==> flow/design.v <==
module cnt6 (input clk,rst,en_up,en_down,output logic [5:0] cnt);
	always_ff @(posedge clk) begin
		if (rst) cnt <= 0;
		else if (en_up) cnt <= cnt+6'b1;
		else if (en_down) cnt <= cnt-6'b1;
	end
endmodule 
Step by step through the tools: cnt6
What the tools print for cnt6, step after step.
Line numbers count from 1 in the design file above.
Cell names lack the library's common part.
{"block": "design", "top_module": "cnt6", "clock": "clk", "library": "sky130hd", "corner": "tt_025C_1v80"}

After elaboration
Counts by Yosys on the flattened word-level netlist (proc, flatten, opt, wreduce; memories kept). Register bits leave out memories and registers merged into their read ports (data or address). Print and check cells are left out. Cells with the same type and inputs are merged into one.
{"block": "word_totals", "regBits": 6, "latchBits": 0, "ramBits": 0, "mem_bits_ro": 0, "clocked_rd_ports_x_width": 0, "memories": 0, "input_bits": 4, "output_inout_bits": 6, "wordCells": 6}
{"block": "op_classes", "addsub": 2, "mul": 0, "div": 0, "cmp": 0, "eq_ne": 0, "shift": 0, "muxes": 2, "bitwise": 0, "n_reduce_logical": 1}
{"block": "ops", "operator": "two-way mux 6 bit", "n": 2}
{"block": "ops", "operator": "adder 6 x 1 -> 6 bit with constant B", "n": 1}
{"block": "ops", "operator": "subtractor 6 x 1 -> 6 bit with constant B", "n": 1}
{"block": "ops", "operator": "nonzero test 2 bit", "n": 1}

Depth
Yosys ltp: most cells in a row. Word level: on the elaborated netlist, between registers, memories and ports. Mapped: between sequential cells and ports; inverters and the memories' decode and read muxes count.
{"block": "logic_depth", "depth_word": 3, "ABC_AREA": 0, "mapped_depth": 6}

Netlist
Source: synth_stat.txt of the flow (Yosys; design flattened, memories mapped). It holds for the ABC_AREA given above (unset counts as 0); a run with the other value may have another netlist.
The area totals of this step are shown rounded.
{"block": "synth_totals", "stdcells": 44, "synth_area_um2": 414, "sequential_area_um2": 120, "ffs": 6, "buffers": 1}
{"block": "types", "cell_type": "dfxtp_1", "n": 6, "area_total_um2": 120.115}
{"block": "types", "cell_type": "ha_1", "n": 4, "area_total_um2": 50.048}
{"block": "types", "cell_type": "a21oi_1", "n": 5, "area_total_um2": 25.024}
{"block": "types", "cell_type": "fa_1", "n": 1, "area_total_um2": 20.019}
{"block": "types", "cell_type": "a211o_1", "n": 2, "area_total_um2": 17.517}
{"block": "types", "cell_type": "a21o_1", "n": 2, "area_total_um2": 15.014}
{"block": "types", "cell_type": "a211oi_2", "n": 1, "area_total_um2": 12.512}
{"block": "types", "cell_type": "and4bb_1", "n": 1, "area_total_um2": 12.512}
{"block": "types", "cell_type": "nor4_1", "n": 2, "area_total_um2": 12.512}
{"block": "types", "cell_type": "nor2_1", "n": 3, "area_total_um2": 11.261}
{"block": "types", "cell_type": "or3b_4", "n": 1, "area_total_um2": 11.261}
{"block": "types", "cell_type": "a311o_1", "n": 1, "area_total_um2": 10.01}
{"block": "types", "cell_type": "nor3_2", "n": 1, "area_total_um2": 10.01}
{"block": "types", "cell_type": "and4_1", "n": 1, "area_total_um2": 8.758}
{"block": "types", "cell_type": "o31a_1", "n": 1, "area_total_um2": 8.758}
{"block": "types", "cell_type": "xnor2_1", "n": 1, "area_total_um2": 8.758}
{"block": "types", "cell_type": "xor2_1", "n": 1, "area_total_um2": 8.758}
{"block": "types", "cell_type": "a211oi_1", "n": 1, "area_total_um2": 7.507}
Not listed: further types 7, cells in them 9.

Timing after synthesis
Path of least setup slack by OpenSTA after synthesis, without wires, with an ideal clock, recovery checks aside; 20% of the period is set as input and as output delay. Where synthesis merged equal registers, the netlist keeps one of their names.
{"block": "synth_timing", "path_type": "input to register", "from": "in en_up", "to": "reg cnt[5]", "tclk_ns": 1.88, "in_delay_ns": 0.376, "setup_ns": 0.126, "t_first_pin_ns": 0.376, "arrival_ns": 1.594, "path_slack_ns": 0.160, "path_delay_ns": 1.344, "driving_pins": 6, "path_buffers": 0, "synth_period_reached_ns": 1.72}
"path_delay_ns" = arrival - input delay + setup time.
"driving_pins": output pins that drive a net of the path, with the launching flip-flop's if there is one; two outputs of one cell count as two.
"synth_period_reached_ns" = period - worst setup slack (recovery checks aside). The figure is calculated, with input and output delays left at 20% of the set period.
The rows between start and end are the longest chain of elaborated cells between them; the timing report does not say that the signal goes this way. Where chains are equally long, one stands for them.
Each line given opens the expression or statement behind the cell; cells for indexed reads and writes are added by Yosys, which also makes memories of some case tables.
A register here has more assigning lines than the two given.
{"block": "synth_between", "cell_sequence": "inv_1 > ha_1 > a211o_1 > and4_1 > nor4_1 > nor3_2", "elab_chain_len": 1, "cone_cells": 2, "classes_between": "1 x mux; 1 x reduce/logical"}
{"block": "synth_rtl", "item": "start, declared", "line": 1, "source": "module cnt6 (input clk,rst,en_up,en_down,output logic [5:0] cnt);"}
{"block": "synth_rtl", "item": "two-way mux 6 bit", "line": 4, "source": "else if (en_up) cnt <= cnt+6'b1;"}
{"block": "synth_rtl", "item": "end, assigned", "line": 4}
{"block": "synth_rtl", "item": "end, assigned", "line": 5, "source": "else if (en_down) cnt <= cnt-6'b1;"}
{"block": "synth_rtl", "item": "end, declared", "line": 1}

Path in the finished layout
From the final timing report of flow run 1: the path of least setup slack in the routed layout; clock arrival at registers is part of the times.
{"block": "layout_timing", "path_type": "register to register", "from": "reg cnt[1]", "to": "reg cnt[5]", "tclk_ns": 1.44, "setup_ns": 0.11, "t_first_pin_ns": 0.26, "arrival_ns": 1.65, "path_slack_ns": -0.06, "driving_pins": 6, "path_buffers": 0}
The rows between start and end are the longest chain of elaborated cells between them; the timing report does not say that the signal goes this way. Where chains are equally long, one stands for them.
A register here has more assigning lines than the two given.
{"block": "layout_between", "cell_sequence": "dfxtp_4 > ha_4 > a211o_1 > a211oi_2 > o31a_1 > nor3_2", "elab_chain_len": 3, "cone_cells": 4, "classes_between": "2 x add/sub; 2 x mux"}
{"block": "layout_rtl", "item": "start, declared", "line": 1, "source": "module cnt6 (input clk,rst,en_up,en_down,output logic [5:0] cnt);"}
{"block": "layout_rtl", "item": "start, assigned", "line": 4, "source": "else if (en_up) cnt <= cnt+6'b1;"}
{"block": "layout_rtl", "item": "start, assigned", "line": 5, "source": "else if (en_down) cnt <= cnt-6'b1;"}
{"block": "layout_rtl", "item": "subtractor 6 x 1 -> 6 bit", "line": 5}
{"block": "layout_rtl", "item": "two-way mux 6 bit", "line": 5}
{"block": "layout_rtl", "item": "two-way mux 6 bit", "line": 4}
{"block": "layout_rtl", "item": "end, assigned", "line": 4}
{"block": "layout_rtl", "item": "end, assigned", "line": 5}
{"block": "layout_rtl", "item": "end, declared", "line": 1}

Ticket comment

Module cnt6, platform sky130hd: 2 stored runs of the flow (Yosys, OpenROAD) with differing settings, in no particular order. Input and output delays are each 20% of the period that was set; the output load is 0.01 pF.
"period_less_ws_ns": clock period set for the run, less the worst setup slack. It is reckoned from that one timing run; input and output delays stay at 20% of the period that was set.
"worst_path_ns" is the time allowed to the run's worst setup path (the clock period less input and output delay, where it has them) less its slack. Clock arrival times count: a late capture clock shortens it, a late launch clock lengthens it.
"final_power_w" rests on the timing tool's default activity at the inputs, not on a simulated workload.
Values from the reports are rounded here.

{"run": "flow run 1", "settings": { "period_ns": 1.44, "CORE_UTILIZATION": 19, "SETUP_SLACK_MARGIN": -0.04, "CELL_PAD_IN_SITES_DETAIL_PLACEMENT": 1, "CTS_CLUSTER_SIZE": 88, "CAP_MARGIN": 40, "CORE_MARGIN": 2, "SLEW_MARGIN": 20 }, "results": { "synth_chip_area_um2": 414, "design.die.area_um2": 2570, "post_route_stdcell_area_um2": 766, "finish.utilization_pct": 38.2, "final_setup_ws_ns": -0.060, "final_power_w": 0.000865, "period_less_ws_ns": 1.500, "worst_path_ns": 1.50, "worst_path_kind": "register to register" }}
{"run": "flow run 2", "settings": { "period_ns": 3.2, "CORE_UTILIZATION": 48, "SETUP_SLACK_MARGIN": 0.0, "PLACE_DENSITY": 0.7, "CORE_MARGIN": 9, "CELL_PAD_IN_SITES_DETAIL_PLACEMENT": 0, "ABC_AREA": 0, "CTS_CLUSTER_SIZE": 31, "CTS_CLUSTER_DIAMETER": 47, "CAP_MARGIN": 10, "MIN_ROUTING_LAYER": "met2", "SLEW_MARGIN": 20 }, "outcome": "stopped before the end: floorplanning reported PDN-0185"}
